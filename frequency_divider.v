==> flow/design.v <==
`timescale 1ns / 1ps
module freq_divider(clk_in , clk , difficultyButton1 , difficultyButton2);
input clk_in;
output reg clk;
input difficultyButton1 , difficultyButton2;
reg [26:0] counterA= 0;
reg [27:0] counterB= 0;
reg [28:0] counterC= 0;
reg [29:0] counterD= 0;
always @(posedge clk_in)
begin
    counterA = counterA + 26'd1;
    counterB = counterB + 27'd1;
    counterC = counterC + 28'd1;
    counterD = counterD + 29'd1;
    if(!difficultyButton1 & !difficultyButton2)
        begin
        clk = counterA[26];
        end
    else if(!difficultyButton1 & difficultyButton2)
        begin
        clk = counterB[27];
        end
    else if(difficultyButton1 & !difficultyButton2)
        begin
        clk = counterC[28];
        end
    else if(difficultyButton1 & difficultyButton2)
        begin
        clk = counterD[29];
        end
end
endmodule
Step by step through the tools: freq_divider
What the tools print for freq_divider, step after step.
Lines are those of the file above, counted from 1.
Operators: Yosys type, input widths -> output width; for muxes data width and select width s.
Cell names lack the library's common part.
The mark - stands for no value.
Set-up
  top: freq_divider
  clock port: clk_in
  standard-cell library: sky130hd
  corner: tt_025C_1v80

After elaboration
Counts by Yosys on the flattened word-level netlist (proc, flatten, opt, wreduce; memories kept). Register bits leave out memories and registers merged into their read ports (data or address). Print and check cells are left out. Cells with the same type and inputs are merged into one.
Word-level totals
  register bits: 115
  bits of input ports: 3
  cells after elaboration: 20
Operators by class
  $add $sub $neg: 4
  muxes and demuxes: 4
  bitwise gates (word level): 4
  reductions and logical operators: 3
Operators by type and width (number)
  $add 30x1->30 const B: 1
  $add 29x1->29 const B: 1
  $add 28x1->28 const B: 1
  $add 27x1->27 const B: 1
  $and 1x1->1: 4
  $reduce_bool 4->1: 1
  $mux 1: 4
  $logic_not 1->1: 2

Logic depth
Yosys ltp: most cells in a row. Word level: on the elaborated netlist, between registers, memories and ports. Mapped: between sequential cells and ports; inverters and the memories' decode and read muxes count.
Depth
  depth after elaboration: 5
  ABC_AREA: 0
  depth in mapped cells: 6
  depth with buffers taken out: 6

Netlist
Yosys stat after the flow's synthesis: flattened, memories mapped to cells. It holds for the ABC_AREA given above (unset counts as 0); a run with the other value may have another netlist.
The area totals of this step are shown rounded.
Synthesis totals
  standard cells after synthesis: 426
  chip area (Yosys): 4500 µm²
  sequential part of the area: 2300 µm²
  flip-flops: 115
  buffers: 2
Cells by type (number)
  dfxtp_1: 114
  xnor2_1: 73
  xor2_1: 28
  nand3_1: 45
  nand4_1: 26
  nand2_1: 32
  and4_1: 13
  nor4_4: 4
  nor2_1: 22
  and3_1: 11
  nand4_4: 3
  ha_1: 4
  inv_1: 11
  nor3_1: 7
  nor3_4: 2
  nor4_1: 5
  edfxtp_1: 1
  nand4_2: 2
Not listed: further types 19, cells in them 23.

Worst setup path after synthesis
Source: OpenSTA report_checks on the synthesized netlist (no wires, ideal clock, input and output delay 20% of the period each), path of least setup slack; recovery checks are left aside. Register names are those of the netlist, which keeps one name where synthesis merged equal registers.
Timing path post-synthesis
  kind: register to register
  start: reg counterC[3]
  end: reg clk
  period: 2240 ps
  launch time at the first pin: 0 ps
  arrival: 1463 ps
  data required time: 1973 ps
  path slack: 510 ps
  delay of the path: 1730 ps
  stages: 6
  path buffers: 0
  synthesis period reached: 1730 ps
"delay of the path" is the arrival time less input delay plus setup time.
"stages": output pins that drive a net of the path, with the launching flip-flop's if there is one; two outputs of one cell count as two.
"synthesis period reached" = period - worst setup slack (recovery checks aside). The figure is calculated, with input and output delays left at 20% of the set period.
Between the ends stands the longest chain of elaborated cells between them, by number of cells; it is not shown to be the way that was timed. Of several equally long chains one is given.
A line is the first line of the expression or statement that the cell stems from. Yosys adds cells for indexed reads and writes and turns some case tables into memories.
At most two assigning lines are given for a register; there are more.
On the way, post-synthesis
  cells stage by stage: dfxtp_1 > nand4_4 > nor4_4 > a31oi_1 > and4bb_1 > nor4_2
  cells in the longest elaborated chain: 4
  elaborated cells between the ends (all ways): 4
  source lines of those cells: 4
  classes of those cells: 1 x add/sub; 3 x mux
RTL lines, path post-synthesis
  start, declared: line 8  | reg [28:0] counterC= 0;
  start, assigned: line 14  | counterC = counterC + 28'd1;
  $add 29x1->29: line 14
  $mux 1: line 24  | else if(difficultyButton1 & !difficultyButton2)
  $mux 1: line 20  | else if(!difficultyButton1 & difficultyButton2)
  $mux 1: line 16  | if(!difficultyButton1 & !difficultyButton2)
  end, assigned: line 18  | clk = counterA[26];
  end, assigned: line 22  | clk = counterB[27];
  end, declared: line 4  | output reg clk;

Timing after layout
Path of least setup slack in the final report of run B (OpenROAD, finished layout, wires in). Where an end is a register, its clock arrival counts in the times.
The report prints the path's times to 10 ps; the period is as set.
Timing path post-layout
  kind: register to register
  start: reg counterC[19]
  end: reg clk
  period: 1630 ps
  launch time at the first pin: 400 ps
  arrival: 1780 ps
  data required time: 1770 ps
  path slack: -10 ps
  stages: 7
  path buffers: 1
Between the ends stands the longest chain of elaborated cells between them, by number of cells; it is not shown to be the way that was timed. Of several equally long chains one is given.
At most two assigning lines are given for a register; there are more.
On the way, post-layout
  cells stage by stage: dfxtp_1 > nand4_1 > nor3_1 > buf_4 > a31oi_1 > and4bb_1 > nor4_2
  cells in the longest elaborated chain: 4
  elaborated cells between the ends (all ways): 4
  source lines of those cells: 4
  classes of those cells: 1 x add/sub; 3 x mux
RTL lines, path post-layout
  start, declared: line 8  | reg [28:0] counterC= 0;
  start, assigned: line 14  | counterC = counterC + 28'd1;
  $add 29x1->29: line 14
  $mux 1: line 24  | else if(difficultyButton1 & !difficultyButton2)
  $mux 1: line 20  | else if(!difficultyButton1 & difficultyButton2)
  $mux 1: line 16  | if(!difficultyButton1 & !difficultyButton2)
  end, assigned: line 18  | clk = counterA[26];
  end, assigned: line 22  | clk = counterB[27];
  end, declared: line 4  | output reg clk;

Lab notebook: freq_divider

Module freq_divider, platform sky130hd: 2 stored runs of the flow (Yosys, OpenROAD) with differing settings, in no particular order. Input and output delays are each 20% of the period that was set; the output load is 0.01 pF.
"achieved clock period": clock period set for the run, less the worst setup slack. It is reckoned from that one timing run; input and output delays stay at 20% of the period that was set.
By "worst setup path time" is meant the share of the clock period that the worst setup path is allowed (20% is reserved at inputs, 20% at outputs), minus its slack. Clock arrival times at its registers enter into it.
"power": no workload was simulated; the value follows from the tool's default switching activity.
"worst setup path time" is known to 10 ps.
The measured numbers are rounded.

Run A
==> flow/run.sh <==
#!/bin/bash
# the make line also repeats the synthesis and layout settings of config.mk as NAME=value (left out here)
make -C /OpenROAD-flow-scripts/flow DESIGN_CONFIG=/design/flow/config.mk WORK_HOME=/design/flow/orfs CLKGATE_MAP_FILE= finish
==> flow/config.mk <==
export PLATFORM = sky130hd
export DESIGN_NAME = freq_divider
export DESIGN_NICKNAME = freq_divider
export VERILOG_FILES = /design/flow/design.v
export SDC_FILE = /design/flow/constraint.sdc
export NUM_CORES = 4
export LEC_CHECK = 0
export CAP_MARGIN = 20
export CELL_PAD_IN_SITES_DETAIL_PLACEMENT = 2
export CORE_MARGIN = 2
export CORE_UTILIZATION = 63
export CTS_CLUSTER_SIZE = 54
export GPL_TIMING_DRIVEN = 0
export MIN_ROUTING_LAYER = met1
export PLACE_DENSITY = 0.79
export SETUP_SLACK_MARGIN = 0.26
export SLEW_MARGIN = 20
==> flow/constraint.sdc <==
create_clock -name core_clock -period 1.76 [get_ports {clk_in}]
set_input_delay 0.3520 -clock core_clock [delete_from_list [all_inputs] [get_ports {clk_in}]]
set_output_delay 0.3520 -clock core_clock [all_outputs]
set_load 0.01 [all_outputs]

==> results of run A <==
did not finish, placement stopped with DPL-0033

Run B
==> flow/run.sh <==
#!/bin/bash
# the make line also repeats the synthesis and layout settings of config.mk as NAME=value (left out here)
make -C /OpenROAD-flow-scripts/flow DESIGN_CONFIG=/design/flow/config.mk WORK_HOME=/design/flow/orfs CLKGATE_MAP_FILE= finish
==> flow/config.mk <==
export PLATFORM = sky130hd
export DESIGN_NAME = freq_divider
export DESIGN_NICKNAME = freq_divider
export VERILOG_FILES = /design/flow/design.v
export SDC_FILE = /design/flow/constraint.sdc
export NUM_CORES = 4
export LEC_CHECK = 0
export CAP_MARGIN = 20
export CORE_MARGIN = 2
export CORE_UTILIZATION = 40
export SLEW_MARGIN = 20
==> flow/constraint.sdc <==
create_clock -name core_clock -period 1.63 [get_ports {clk_in}]
set_input_delay 0.3260 -clock core_clock [delete_from_list [all_inputs] [get_ports {clk_in}]]
set_output_delay 0.3260 -clock core_clock [all_outputs]
set_load 0.01 [all_outputs]

==> results of run B <==
chip area after synthesis (Yosys): 4500 µm²
die area: 12000 µm²
standard-cell area of the final layout: 6200 µm²
utilization: 57%
worst setup slack after layout: -12 ps
total negative slack: -12 ps
worst hold slack: 410 ps
power: 6.3 mW
achieved clock period: 1642 ps
worst setup path time: 1640 ps
worst setup path kind: register to register
